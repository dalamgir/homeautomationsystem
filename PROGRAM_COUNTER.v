==> flow/design.v <==
module PROGRAM_COUNTER(count, data_in, load_pc, load_pc_i, increment_pc, alu_one, alu_zero, clock, reset, interrupt_enable, interrupt_address, interrupt_address_2, interrupt_disable);
  parameter word_size = 32;
  output reg [word_size-1:0] count;
  output reg alu_zero;
  input [word_size-1:0] data_in;
  input load_pc, increment_pc, clock, reset, load_pc_i;
  input alu_one;
  input interrupt_enable, interrupt_disable;
  input [19:0] interrupt_address, interrupt_address_2;
  reg [word_size-1:0] SPSR;
  integer toggle = 1;
  integer toggle2 = 1;
  integer first_run=1;
  always @ (posedge clock or negedge reset)
  begin
    if (reset == 0) count <= 0;
	else if (alu_one) begin count <= data_in[19:0]; alu_zero = 1; end
	else if (load_pc_i) 
	begin 
		if(toggle ==0)
		begin
				count <=interrupt_address_2; 
				alu_zero <= 0;
				toggle <= 1;
				toggle2<=0;
				first_run<=0;
		end
		else
		begin
			count <= data_in[19:0]; 
			alu_zero = 0; 
		end
	end
    else if (load_pc) begin count <= data_in; alu_zero = 0; end
    else if (increment_pc) 
	begin 
		if (interrupt_disable ==0 && count == 32'd20)
			begin
			if(toggle2 == 0)
			count <= SPSR;
			else
			begin
			count<=count;
			end
			alu_zero <= 0;
			end
		else begin  count <= count + 1; alu_zero <= 0; end 
	end
	else if (interrupt_enable) 
	begin
		if (toggle == 1)
		begin 
			SPSR <= count;
			count <= interrupt_address; 
			alu_zero <= 0;
			toggle <= 0;
		end
	end
  end
endmodule
## Tool chain data of PROGRAM_COUNTER

Tool output for the design above, in the order of the flow.
Lines are those of the file above, counted from 1.
Library cell names are shortened.
The mark n/a stands for no value.

- Top: PROGRAM_COUNTER
- Clock input: clock
- Cell library: sky130hd
- Timing corner: tt_025C_1v80

## After elaboration

Source: Yosys, flattened and elaborated, memories not mapped. Widths are those after wreduce. Registers that Yosys merges into a memory's read port (data or address) are not register bits. Print and check cells do not count. Equal cells are merged and count once.

- Output and inout bits: 33
- Memories: 0
- Word-level cells: 49
- Word width x clocked read ports: 0
- Bits in writable memories: 0
- Memory bits (read-only): 0
- Register bits: 98
- Bits of input ports: 80
- Bits in latches: 0

- Multipliers: 0
- Reduce/logical cells: 12
- Order comparisons: 0
- Shift-type cells: 0
- Div/mod/pow operators: 0
- Muxes and demuxes: 20
- $add $sub $neg: 1
- Equal/unequal tests: 6
- Bitwise logic cells: 5

Operators by type and width:

| cell | number |
|---|---|
| 32-bit 2-to-1 mux | 14 |
| 32-bit logical NOT | 2 |
| 32-bit by 1-bit adder with 32-bit output (second input constant) | 1 |
| 32-bit by 2-bit equality test with 1-bit output (second input constant) | 1 |
| 32-bit by 5-bit equality test with 1-bit output (second input constant) | 1 |
| 20-bit 2-to-1 mux | 1 |
| 7-bit AND reduction | 2 |
| 5-bit nonzero test | 2 |
| 2-bit by 1-bit inequality test with 1-bit output (second input constant) | 3 |
| 3-bit AND reduction | 2 |
| 6-bit by 5-bit inequality test with 1-bit output (second input constant) | 1 |
| 1-bit NOT | 5 |
| 1-bit 2-to-1 mux | 5 |
| 2-bit nonzero test | 2 |
| 4-bit AND reduction | 1 |
| 1-bit logical AND | 1 |

## Longest topological paths

Yosys ltp: most cells in a row. Word level: on the elaborated netlist, between registers, memories and ports. Mapped: between sequential cells and ports; inverters and the memories' decode and read muxes count.

- Word-level depth: 7
- ABC_AREA: 0
- Mapped depth: 10
- Depth with buffers taken out: 8

## Synthesis result

The flow's flattened synthesis, as Yosys stat reports it; memories are mapped. The netlist is that of the ABC_AREA named above (0 if unset); the other value can give another one.
Totals and module areas in this step are rounded.

Cells by type:

| type | number | total area (µm²) |
|---|---|---|
| edfxtp_1 | 35 | 1.05E+03 |
| dfrtp_1 | 32 | 800.768 |
| nand2_1 | 50 | 187.68 |
| a21oi_1 | 36 | 180.173 |
| a221o_1 | 10 | 100.096 |
| nand3_1 | 19 | 95.091 |
| o21ai_0 | 18 | 90.086 |
| xnor2_1 | 10 | 87.584 |
| nor2_1 | 22 | 82.579 |
| mux2i_1 | 7 | 70.067 |
| a31oi_1 | 11 | 68.816 |
| nor4_1 | 11 | 68.816 |
| inv_1 | 18 | 67.565 |
| nand4_1 | 10 | 62.56 |
| a22o_1 | 7 | 61.309 |
| a32o_1 | 6 | 60.058 |
| clkbuf_1 | 16 | 60.058 |
| nand4_2 | 4 | 50.048 |

Other cell types: 50; their cells: 129.

- Standard cells after synthesis: 451
- Mapped area: 4,300 µm²
- Buffer cells: 31
- Sequential part of the area: 1,900 µm²
- Flip-flop cells: 67

## Timing after synthesis

OpenSTA on the mapped netlist: ideal clock, no wires. The path of least setup slack (recovery checks aside). Input and output delay are each 20% of the period. Register names are those of the netlist, which keeps one name where synthesis merged equal registers.

- Path kind: input to register
- Start: in alu_one
- End: reg SPSR[0]
- Period: 6.52 ns
- Delay of the path: 4.478 ns
- Driving pins on the path: 5
- Launch time at the first pin: 1.304 ns
- External input delay: 1.304 ns
- Setup time: 0.501 ns
- Required time: 6.019 ns
- Path slack: 0.738 ns
- Data arrival time: 5.281 ns
- Path buffers: 3
- Synthesis period reached: 5.782 ns

"delay of the path" = arrival - input delay + setup time.
"driving pins on the path" counts driving pins, that of a launching flip-flop among them; a cell with two outputs on the path counts twice.
"synthesis period reached" = period - worst setup slack (recovery checks aside). The figure is calculated, with input and output delays left at 20% of the set period.
The rows between start and end are the longest chain of elaborated cells between them; the timing report does not say that the signal goes this way. Where chains are equally long, one stands for them.
A line is the first line of the expression or statement that the cell stems from. Yosys adds cells for indexed reads and writes and turns some case tables into memories.

- Cells stage by stage: clkbuf_1 > or2_2 > clkbuf_1 > buf_2 > nor4_1
- Length of the longest elaborated chain: 2
- Elaborated cells between the ends (all ways): 2
- Source lines of those cells: 0
- Classes of those cells: 1 x logic; 1 x reduce/logical

Ends and longest elaborated chain, after synthesis:

| what | line | source |
|---|---|---|
| start: declaration | 7 | `input alu_one;` |
| 1-bit NOT | n/a |  |
| 7-bit AND reduction | n/a |  |
| end: assignment | 53 | `SPSR <= count;` |
| end: declaration | 10 | `reg [word_size-1:0] SPSR;` |

## Timing after layout

Path of least setup slack in the final report of record 1 (OpenROAD, finished layout, wires in). Where an end is a register, its clock arrival counts in the times.

- Path kind: input to register
- Start: in increment_pc
- End: reg count[10]
- External input delay: 0.86 ns
- Launch time at the first pin: 0.86 ns
- Period: 4.3 ns
- Data arrival time: 3.56 ns
- Driving pins on the path: 8
- Setup time: 0.11 ns
- Path slack: 0.97 ns
- Path buffers: 2
- Required time: 4.53 ns

The rows between start and end are the longest chain of elaborated cells between them; the timing report does not say that the signal goes this way. Where chains are equally long, one stands for them.
A register here has more assigning lines than the two given.

- Cells stage by stage: clkdlybuf4s50_1 > nor2_1 > nand2_1 > a21oi_1 > a41o_1 > buf_4 > a31oi_1 > a22o_1
- Length of the longest elaborated chain: 4
- Elaborated cells between the ends (all ways): 8
- Source lines of those cells: 4
- Classes of those cells: 1 x eq/ne; 4 x mux; 3 x reduce/logical

Ends and longest elaborated chain, after layout:

| what | line | source |
|---|---|---|
| start: declaration | 6 | `input load_pc, increment_pc, clock, reset, load_pc_i;` |
| 32-bit 2-to-1 mux | 35 | `else if (increment_pc)` |
| 32-bit 2-to-1 mux | 34 | `else if (load_pc) begin count <= data_in; alu_zero = 0; end` |
| 32-bit 2-to-1 mux | 18 | `else if (load_pc_i)` |
| 32-bit 2-to-1 mux | 17 | `else if (alu_one) begin count <= data_in[19:0]; alu_zero = 1; end` |
| end: assignment | 22 | `count <=interrupt_address_2;` |
| end: assignment | 30 | `count <= data_in[19:0];` |
| end: declaration | 3 | `output reg [word_size-1:0] count;` |

Data sheet: physical implementation of PROGRAM_COUNTER

Measured data: module PROGRAM_COUNTER, platform sky130hd, 2 stored runs of the flow under differing settings, order arbitrary. Input and output delays are each 20% of the period that was set; the output load is 0.01 pF.
By "period achieved" is meant the clock period of the run minus its worst setup slack. This is arithmetic on one report: input and output delays are still those of the set period (20% each).
"time used up by the worst setup path" = time allowed to the worst setup path (clock period - input delay - output delay, where it has them) - its slack; a late launch clock adds to it, a late capture clock takes from it.
By "total design power" is meant OpenSTA's value without simulated activity: inputs other than the clock are taken to toggle once in ten clock periods, and the tool carries that through the logic.
Measured values are rounded.
Settings: -- = not set for that run.

| name | record 1 | record 2 |
|---|---|---|
| period_ns | 4.3 | 4.46 |
| CORE_UTILIZATION | 23 | 60 |
| SETUP_SLACK_MARGIN | 0.32 | -0.27 |
| PLACE_DENSITY | 0.81 | 0.8 |
| CELL_PAD_IN_SITES_DETAIL_PLACEMENT | 0 | -- |
| TNS_END_PERCENT | 15 | -- |
| CTS_CLUSTER_DIAMETER | 277 | 64 |
| SLEW_MARGIN | 25 | 20 |
| MAX_ROUTING_LAYER | met5 | -- |
| CAP_MARGIN | 20 | 20 |
| CORE_MARGIN | 2 | 6 |
| HOLD_SLACK_MARGIN | -- | 0.07 |
| ABC_AREA | -- | 1 |
| MIN_ROUTING_LAYER | -- | met1 |
| chip area after synthesis (Yosys) (µm²) | 4,300 | 4,900 |
| period achieved (ns) | 3.330 | 3.120 |
| worst hold slack after layout (ns) | 0.52 | 0.57 |
| setup slack of the critical path (ns) | 0.97 | 1.3 |
| utilization after routing | 0.33 | 0.8 |
| total die area (µm²) | 20,000 | 10,000 |
| total design power (µW) | 1,800 | 1,700 |
| time used up by the worst setup path (ns) | 2.47 | 2.23 |
| critical path type | input to register | input to register |
